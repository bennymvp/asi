==> flow/design.v <==
`timescale 1ns/1ps
package nn_pkg;
 localparam int K_SIZE = 3;
 localparam int PROD_W = 17;
 localparam int ACC_CONV_W = PROD_W + $clog2(K_SIZE*K_SIZE);
 localparam int RES_W = ACC_CONV_W + 1;
 localparam int W_W = 8;
 localparam int ACC_FC_W = 40;
 localparam int SHIFT_NORM = 6;
endpackage
`timescale 1ns/1ps
import nn_pkg::*;
module nn_block_flat #(
 parameter int SHIFT_NORM = nn_pkg::SHIFT_NORM
)(
 input logic clk,
 input logic rst,
 input logic [80:0] win_flat,
 input logic signed [7:0] k00, k01, k02,
 input logic signed [7:0] k10, k11, k12,
 input logic signed [7:0] k20, k21, k22,
 input logic signed [7:0] bias,
 input logic signed [7:0] scale,
 input logic signed [7:0] offset,
 input logic signed [W_W-1:0] w0,
 input logic signed [W_W-1:0] w1,
 input logic signed [W_W-1:0] w2,
 output logic signed [RES_W-1:0] conv_result,
 output logic signed [RES_W-1:0] norm_result,
 output logic signed [ACC_FC_W-1:0] acc0,
 output logic signed [ACC_FC_W-1:0] acc1,
 output logic signed [ACC_FC_W-1:0] acc2
);
 function automatic logic signed [8:0] pix(input int idx);
 begin
 pix = $signed(win_flat[idx*9 +: 9]);
 end
 endfunction
 integer signed sum_temp;
 integer signed sum_next;
 always_comb begin
 sum_temp =
 pix(0)*k00 + pix(1)*k01 + pix(2)*k02 +
 pix(3)*k10 + pix(4)*k11 + pix(5)*k12 +
 pix(6)*k20 + pix(7)*k21 + pix(8)*k22;
 sum_next = (sum_temp <<< 1) + $signed(bias);
 end
 always_ff @(posedge clk) begin
 if (rst) conv_result <= '0;
 else conv_result <= sum_next[RES_W-1:0];
 end
 localparam int PROD_W = RES_W + 8;
 logic signed [PROD_W-1:0] prod;
 integer signed prod_shifted;
 integer signed sum_off;
 integer signed norm_next;
 always_comb begin
 prod = $signed(conv_result) * $signed(scale);
 if (SHIFT_NORM > 0) prod_shifted = $signed(prod) >>> SHIFT_NORM;
 else if (SHIFT_NORM < 0) prod_shifted = $signed(prod) <<< (-SHIFT_NORM);
 else prod_shifted = $signed(prod);
 sum_off = prod_shifted + $signed(offset);
 norm_next = (sum_off < 0) ? 0 : sum_off;
 end
 always_ff @(posedge clk) begin
 if (rst) norm_result <= '0;
 else norm_result <= norm_next[RES_W-1:0];
 end
 always_comb begin
 acc0 = $signed(norm_result) * $signed(w0);
 acc1 = $signed(norm_result) * $signed(w1);
 acc2 = $signed(norm_result) * $signed(w2);
 end
endmodule
`timescale 1ns/1ps
import nn_pkg::*;
module nn_image_top #(
 parameter int IMG_W = 8,
 parameter int IMG_H = 8
)(
 input logic clk,
 input logic rst,
 input logic in_valid,
 input logic signed [8:0] in_pixel,
 input logic signed [7:0] k00, k01, k02,
 input logic signed [7:0] k10, k11, k12,
 input logic signed [7:0] k20, k21, k22,
 input logic signed [7:0] bias,
 input logic signed [7:0] scale,
 input logic signed [7:0] offset,
 input logic signed [W_W-1:0] w0,
 input logic signed [W_W-1:0] w1,
 input logic signed [W_W-1:0] w2,
 output logic out_valid,
 output logic signed [RES_W-1:0] conv_result,
 output logic signed [RES_W-1:0] norm_result,
 output logic signed [ACC_FC_W-1:0] acc0,
 output logic signed [ACC_FC_W-1:0] acc1,
 output logic signed [ACC_FC_W-1:0] acc2,
 output logic [$clog2(IMG_W)-1:0] out_x,
 output logic [$clog2(IMG_H)-1:0] out_y
);
 logic win_valid;
 logic [80:0] win_flat;  
 logic [$clog2(IMG_W)-1:0] win_x;
 logic [$clog2(IMG_H)-1:0] win_y;
 window_gen_3x3_flat #(
 .IMG_W(IMG_W),
 .IMG_H(IMG_H)
 ) u_win (
 .clk (clk),
 .rst (rst),
 .in_valid (in_valid),
 .in_pixel (in_pixel),
 .win_valid(win_valid),
 .win_flat (win_flat),
 .out_x (win_x),
 .out_y (win_y)
 );
 nn_block_flat #(
 .SHIFT_NORM(SHIFT_NORM)
 ) u_core (
 .clk (clk),
 .rst (rst),
 .win_flat (win_flat),
 .k00(k00), .k01(k01), .k02(k02),
 .k10(k10), .k11(k11), .k12(k12),
 .k20(k20), .k21(k21), .k22(k22),
 .bias (bias),
 .scale (scale),
 .offset (offset),
 .w0(w0),
 .w1(w1),
 .w2(w2),
 .conv_result(conv_result),
 .norm_result(norm_result),
 .acc0(acc0),
 .acc1(acc1),
 .acc2(acc2)
 );
 logic [1:0] vpipe;
 logic [$clog2(IMG_W)-1:0] x_pipe0, x_pipe1;
 logic [$clog2(IMG_H)-1:0] y_pipe0, y_pipe1;
 always_ff @(posedge clk) begin
 if (rst) begin
 vpipe <= 2'b00;
 x_pipe0 <= '0; x_pipe1 <= '0;
 y_pipe0 <= '0; y_pipe1 <= '0;
 end else begin
 vpipe <= {vpipe[0], win_valid};
 if (win_valid) begin
 x_pipe0 <= win_x;
 y_pipe0 <= win_y;
 end
 x_pipe1 <= x_pipe0;
 y_pipe1 <= y_pipe0;
 end
 end
 assign out_valid = vpipe[1];
 assign out_x = x_pipe1;
 assign out_y = y_pipe1;
endmodule
`timescale 1ns/1ps
module window_gen_3x3_flat #(
 parameter int IMG_W = 8,
 parameter int IMG_H = 8
)(
 input logic clk,
 input logic rst,
 input logic in_valid,
 input logic signed [8:0] in_pixel,
 output logic win_valid,
 output logic [80:0] win_flat,  
 output logic [$clog2(IMG_W)-1:0] out_x,
 output logic [$clog2(IMG_H)-1:0] out_y
);
 logic signed [8:0] line1 [0:IMG_W-1];
 logic signed [8:0] line2 [0:IMG_W-1];
 logic signed [8:0] s0[0:2], s1[0:2], s2[0:2];
 int unsigned x, y;
 integer k;
 task automatic put9(input int idx, input logic signed [8:0] val);
 begin
 win_flat[idx*9 +: 9] <= val;
 end
 endtask
 always_ff @(posedge clk) begin
 if (rst) begin
 x <= 0; y <= 0;
 win_valid <= 0;
 out_x <= '0; out_y <= '0;
 win_flat <= '0;
 for (k = 0; k < IMG_W; k = k + 1) begin
 line1[k] <= '0;
 line2[k] <= '0;
 end
 for (k = 0; k < 3; k = k + 1) begin
 s0[k] <= '0; s1[k] <= '0; s2[k] <= '0;
 end
 end else begin
 win_valid <= 0;
 if (in_valid) begin
 s0[0] <= s0[1]; s0[1] <= s0[2]; s0[2] <= line2[x];
 s1[0] <= s1[1]; s1[1] <= s1[2]; s1[2] <= line1[x];
 s2[0] <= s2[1]; s2[1] <= s2[2]; s2[2] <= in_pixel;
 line2[x] <= line1[x];
 line1[x] <= in_pixel;
 if (y >= 2 && x >= 2) begin
 put9(0, s0[0]); put9(1, s0[1]); put9(2, s0[2]);
 put9(3, s1[0]); put9(4, s1[1]); put9(5, s1[2]);
 put9(6, s2[0]); put9(7, s2[1]); put9(8, s2[2]);
 win_valid <= 1;
 out_x <= x - 2;
 out_y <= y - 2;
 end
 if (x == IMG_W-1) begin
 x <= 0;
 if (y != IMG_H-1) y <= y + 1;
 end else begin
 x <= x + 1;
 end
 end
 end
 end
endmodule
# From RTL to reports: nn_image_top
# What the tools print for nn_image_top, step after step.
# Lines are those of the file above, counted from 1.
# Library cell names are shortened.
# A cell with n/a has no value.
[inputs] top="nn_image_top" clock_port="clk" cell_library="sky130hd" pvt_corner="tt_025C_1v80"

# Word-level counts
# Source: Yosys, flattened and elaborated. Widths are those after wreduce. Print and check cells do not count. Equal cells are merged and count once.
# Yosys's memory passes give these memory sizes; they may raise the number of words (mostly to a power of two), join words into wider ones and drop unused or constant bits.
[word_totals] reg_bits=282 mem_bits_rw=144 mem_count=2 inputBits=132 output_inout_bits=171 elab_cells=82
[op_classes] add_sub_neg=14 mul=13 n_cmp=3 n_eq=2 mux=13 n_logic=1 n_reduce_logical=5
[mem_list] name="u_win.line1" words=8 width=9 line_no=177 source="logic signed [8:0] line1 [0:IMG_W-1];"
[mem_list] name="u_win.line2" words=8 width=9 line_no=178 source="logic signed [8:0] line2 [0:IMG_W-1];"
[ops] op="9-bit by 8-bit multiplier with 17-bit output" n=9
[ops] op="22-bit by 8-bit multiplier with 30-bit output" n=4
[ops] op="21-bit adder" n=8
[ops] op="32-bit by 1-bit adder with 32-bit output with constant B" n=2
[ops] op="32-bit by 2-bit >= comparator with 1-bit output with constant B" n=2
[ops] op="9-bit two-way mux" n=4
[ops] op="32-bit by 1-bit < comparator with 1-bit output with constant B" n=1
[ops] op="32-bit by 3-bit equality test with 1-bit output with constant B" n=1
[ops] op="32-bit by 3-bit != test with 1-bit output with constant B" n=1
[ops] op="32-bit two-way mux" n=1
[ops] op="24-bit by 8-bit adder with 25-bit output" n=1
[ops] op="22-bit by 8-bit adder with 22-bit output" n=1
[ops] op="3-bit two-way mux" n=4
[ops] op="3-bit by 2-bit subtractor with 3-bit output with constant B" n=2
[ops] op="2-bit OR reduction" n=2
[ops] op="1-bit two-way mux" n=4
[ops] op="3-bit AND reduction" n=1
[ops] op="2-bit AND reduction" n=1
[ops] op="1-bit logical AND" n=1
[ops] op="1-bit inverter" n=1

# Depth
# Depth = most cells in a row (Yosys ltp): at word level without a register or memory, in the mapped netlist without a sequential cell, where the memories' decode and read muxes count.
[logic_depth] depth_word=10 abc_area=0 depth_mapped=42 depth_no_buf=42

# Synthesis result
# The flow's flattened synthesis, as Yosys stat reports it; memories are mapped. The netlist is that of the ABC_AREA named above (0 if unset); the other value can give another one.
[synth_totals] cell_count=7639 area_um2=70377.5 seqArea_um2=10209.8 flip_flops=438 buffers=272
[by_type] cell="fa_1" n=1227 type_area_um2=2.46E+04
[by_type] cell="ha_1" n=579 type_area_um2=7.24E+03
[by_type] cell="inv_1" n=1583 type_area_um2=5.94E+03
[by_type] cell="dfxtp_1" n=294 type_area_um2=5.89E+03
[by_type] cell="and2_1" n=841 type_area_um2=5.26E+03
[by_type] cell="edfxtp_1" n=144 type_area_um2=4.32E+03
[by_type] cell="nand2_1" n=676 type_area_um2=2.54E+03
[by_type] cell="xnor2_1" n=260 type_area_um2=2.28E+03
[by_type] cell="nor2_1" n=455 type_area_um2=1.71E+03
[by_type] cell="a21oi_1" n=238 type_area_um2=1.19E+03
[by_type] cell="xor2_1" n=108 type_area_um2=945.907
[by_type] cell="nand2b_1" n=146 type_area_um2=913.376
[by_type] cell="mux4_2" n=36 type_area_um2=810.778
[by_type] cell="clkbuf_1" n=215 type_area_um2=807.024
[by_type] cell="mux2i_1" n=79 type_area_um2=790.758
[by_type] cell="a21o_1" n=78 type_area_um2=585.562
[by_type] cell="o21a_1" n=56 type_area_um2=420.403
[by_type] cell="and3_1" n=57 type_area_um2=356.592
# Not listed: further types 59, cells in them 567.
# By module: a second synthesis without flattening, with its own total; a netlist apart from the flattened one above.
[hier_totals] hier_cells=7384 hier_area_um2=70520.1
# Each row is one instance without its submodules.
[by_module] mod="nn_block_flat (SHIFT_NORM=6)" instances=1 cells=5925 mod_area_um2=54720.0 mod_seq_area_um2=880.8
[by_module] mod="window_gen_3x3_flat" instances=1 cells=1423 mod_area_um2=15366.0 mod_seq_area_um2=9048.7
[by_module] mod="nn_image_top" instances=1 cells=36 mod_area_um2=434.2 mod_seq_area_um2=280.3

# Path before layout
# OpenSTA on the mapped netlist: ideal clock, no wires. The path of least setup slack (recovery checks aside). Input and output delay are each 20% of the period. Register names are those of the netlist, which keeps one name where synthesis merged equal registers.
[synth_path] path_kind="input to register" from="input port k21[2]" to="register u_core.conv_result[21]" tclk_ps=12200 in_delay_ps=2440 setup_ps=128 t_first_pin_ps=2440 t_arrival_ps=11128 required_time_ps=12072 slack_ps=945 path_delay_ps=8816 driving_pins=38 n_path_buf=1 synth_period_reached_ps=11255
# "path_delay_ps" = arrival - input delay + setup time.
# "driving_pins" counts driving pins, that of a launching flip-flop among them; a cell with two outputs on the path counts twice.
# "synth_period_reached_ps" is the clock period less the worst setup slack; recovery checks do not enter. This is arithmetic on one report: input and output delays are still those of the set period (20% each).
# The rows between start and end are the longest chain of elaborated cells between them; the timing report does not say that the signal goes this way. Where chains are equally long, one stands for them.
# A line is the first line of the expression or statement that the cell stems from. Yosys adds cells for indexed reads and writes and turns some case tables into memories.
[synth_via] path_cell_list="clkbuf_1 -> and2_1 -> fa_1 -> inv_1 -> fa_1 -> fa_1 -> fa_1 -> inv_1 -> ha_1 -> a21oi_1 -> o21bai_1 -> a21oi_1 -> nor2b_1 -> o21a_1 -> o31a_1 -> o41ai_1 -> xnor2_1 -> fa_1 -> [... 2 more ...] -> fa_1 -> inv_1 -> fa_1 -> inv_1 -> ha_1 -> or3_1 -> a211oi_1 -> nor2_1 -> xnor2_1 -> ha_1 -> a21o_1 -> a21o_1 -> or2_2 -> o31ai_1 -> a211oi_1 -> o311a_1 -> xnor2_1 -> nor2_1" elab_chain_cells=4 cone_cells=4 lines_between=3 cone_classes="add/sub: 3; mul: 1"
[synth_rtl] item="from (decl)" line_no=87 source="input logic signed [7:0] k20, k21, k22,"
[synth_rtl] item="9-bit by 8-bit multiplier with 17-bit output" line_no=45 source="pix(6)*k20 + pix(7)*k21 + pix(8)*k22;"
[synth_rtl] item="21-bit adder (2 in a row)" line_no=43 source="pix(0)*k00 + pix(1)*k01 + pix(2)*k02 +"
[synth_rtl] item="22-bit by 8-bit adder with 22-bit output" line_no=46 source="sum_next = (sum_temp <<< 1) + $signed(bias);"
[synth_rtl] item="to (assign)" line_no=49 source="if (rst) conv_result <= '0;"
[synth_rtl] item="to (assign)" line_no=50 source="else conv_result <= sum_next[RES_W-1:0];"
[synth_rtl] item="to (decl)" line_no=28 source="output logic signed [RES_W-1:0] conv_result,"

# Path in the finished layout
# Path of least setup slack in the final report of flow run 1 (OpenROAD, finished layout, wires in). Where an end is a register, its clock arrival counts in the times.
# The report prints the path's times to 10 ps; the period is as set.
[layout_path] path_kind="input to register" from="input port k00[4]" to="register u_core.conv_result[21]" tclk_ps=8020 in_delay_ps=1600 setup_ps=150 t_first_pin_ps=1600 t_arrival_ps=10560 required_time_ps=8590 slack_ps=-1970 driving_pins=40 n_path_buf=2
# The rows between start and end are the longest chain of elaborated cells between them; the timing report does not say that the signal goes this way. Where chains are equally long, one stands for them.
[layout_via] path_cell_list="clkdlybuf4s15_1 -> buf_6 -> and2_4 -> fa_1 -> ha_1 -> inv_2 -> fa_1 -> fa_1 -> inv_2 -> ha_4 -> a21o_1 -> a21oi_4 -> o21bai_1 -> a21oi_2 -> nor2b_1 -> o21a_1 -> o31a_1 -> o41ai_4 -> [... 4 more ...] -> fa_1 -> inv_1 -> fa_1 -> inv_2 -> ha_4 -> or3_4 -> a211oi_2 -> nor2_1 -> xnor2_1 -> ha_1 -> a21o_1 -> a21o_1 -> or2_4 -> o31ai_4 -> a211oi_2 -> o311a_1 -> xnor2_1 -> nor2_1" elab_chain_cells=10 cone_cells=10 lines_between=2 cone_classes="add/sub: 9; mul: 1"
[layout_rtl] item="from (decl)" line_no=85 source="input logic signed [7:0] k00, k01, k02,"
[layout_rtl] item="9-bit by 8-bit multiplier with 17-bit output" line_no=43 source="pix(0)*k00 + pix(1)*k01 + pix(2)*k02 +"
[layout_rtl] item="21-bit adder (8 in a row)" line_no=43
[layout_rtl] item="22-bit by 8-bit adder with 22-bit output" line_no=46 source="sum_next = (sum_temp <<< 1) + $signed(bias);"
[layout_rtl] item="to (assign)" line_no=49 source="if (rst) conv_result <= '0;"
[layout_rtl] item="to (assign)" line_no=50 source="else conv_result <= sum_next[RES_W-1:0];"
[layout_rtl] item="to (decl)" line_no=28 source="output logic signed [RES_W-1:0] conv_result,"

Subject: flow runs of nn_image_top

Hi,

2 stored runs of nn_image_top in the flow (synthesis by Yosys, layout by OpenROAD, sky130hd cells), in arbitrary order. Constraints: input delay and output delay 20% of the set period each, output load 0.01 pF.
"clock_period_reached_ps" is the run's clock period less its worst setup slack. It is reckoned from that one timing run; input and output delays stay at 20% of the period that was set.

[flow] flow run 1: files
==> flow/run.sh <==
#!/bin/bash
# the make line also repeats the synthesis and layout settings of config.mk as NAME=value (left out here)
make -C /OpenROAD-flow-scripts/flow DESIGN_CONFIG=/design/flow/config.mk WORK_HOME=/design/flow/orfs CLKGATE_MAP_FILE= finish
==> flow/config.mk <==
export PLATFORM = sky130hd
export DESIGN_NAME = nn_image_top
export DESIGN_NICKNAME = nn_image_top
export VERILOG_FILES = /design/flow/design.v
export SDC_FILE = /design/flow/constraint.sdc
export NUM_CORES = 4
export LEC_CHECK = 0
export CAP_MARGIN = 5
export CORE_MARGIN = 2
export CORE_UTILIZATION = 36
export CTS_CLUSTER_DIAMETER = 22
export PLACE_DENSITY_LB_ADDON = 0.28
export SETUP_SLACK_MARGIN = 0.9
export SLEW_MARGIN = 5
==> flow/constraint.sdc <==
create_clock -name core_clock -period 8.02 [get_ports {clk}]
set_input_delay 1.6040 -clock core_clock [delete_from_list [all_inputs] [get_ports {clk}]]
set_output_delay 1.6040 -clock core_clock [all_outputs]
set_load 0.01 [all_outputs]

[flow] flow run 1: metrics
[metrics] fin_ws_ps = -1967
[metrics] total_die_area_um2 = 199045.0
[metrics] yosys.chip_area_um2 = 70377.5
[metrics] fin_util_frac = 0.486
[metrics] clock_period_reached_ps = 9987

[flow] flow run 2: files
==> flow/run.sh <==
#!/bin/bash
# the make line also repeats the synthesis and layout settings of config.mk as NAME=value (left out here)
make -C /OpenROAD-flow-scripts/flow DESIGN_CONFIG=/design/flow/config.mk WORK_HOME=/design/flow/orfs CLKGATE_MAP_FILE= finish
==> flow/config.mk <==
export PLATFORM = sky130hd
export DESIGN_NAME = nn_image_top
export DESIGN_NICKNAME = nn_image_top
export VERILOG_FILES = /design/flow/design.v
export SDC_FILE = /design/flow/constraint.sdc
export NUM_CORES = 4
export LEC_CHECK = 0
export CAP_MARGIN = 20
export CELL_PAD_IN_SITES_DETAIL_PLACEMENT = 1
export CELL_PAD_IN_SITES_GLOBAL_PLACEMENT = 1
export CORE_MARGIN = 2
export CORE_UTILIZATION = 68
export GPL_ROUTABILITY_DRIVEN = 0
export PLACE_DENSITY_LB_ADDON = 0.02
export SETUP_SLACK_MARGIN = 1.45
export SLEW_MARGIN = 0
==> flow/constraint.sdc <==
create_clock -name core_clock -period 7.34 [get_ports {clk}]
set_input_delay 1.4680 -clock core_clock [delete_from_list [all_inputs] [get_ports {clk}]]
set_output_delay 1.4680 -clock core_clock [all_outputs]
set_load 0.01 [all_outputs]

[flow] flow run 2: no results, placement failed with DPL-0033

Regards
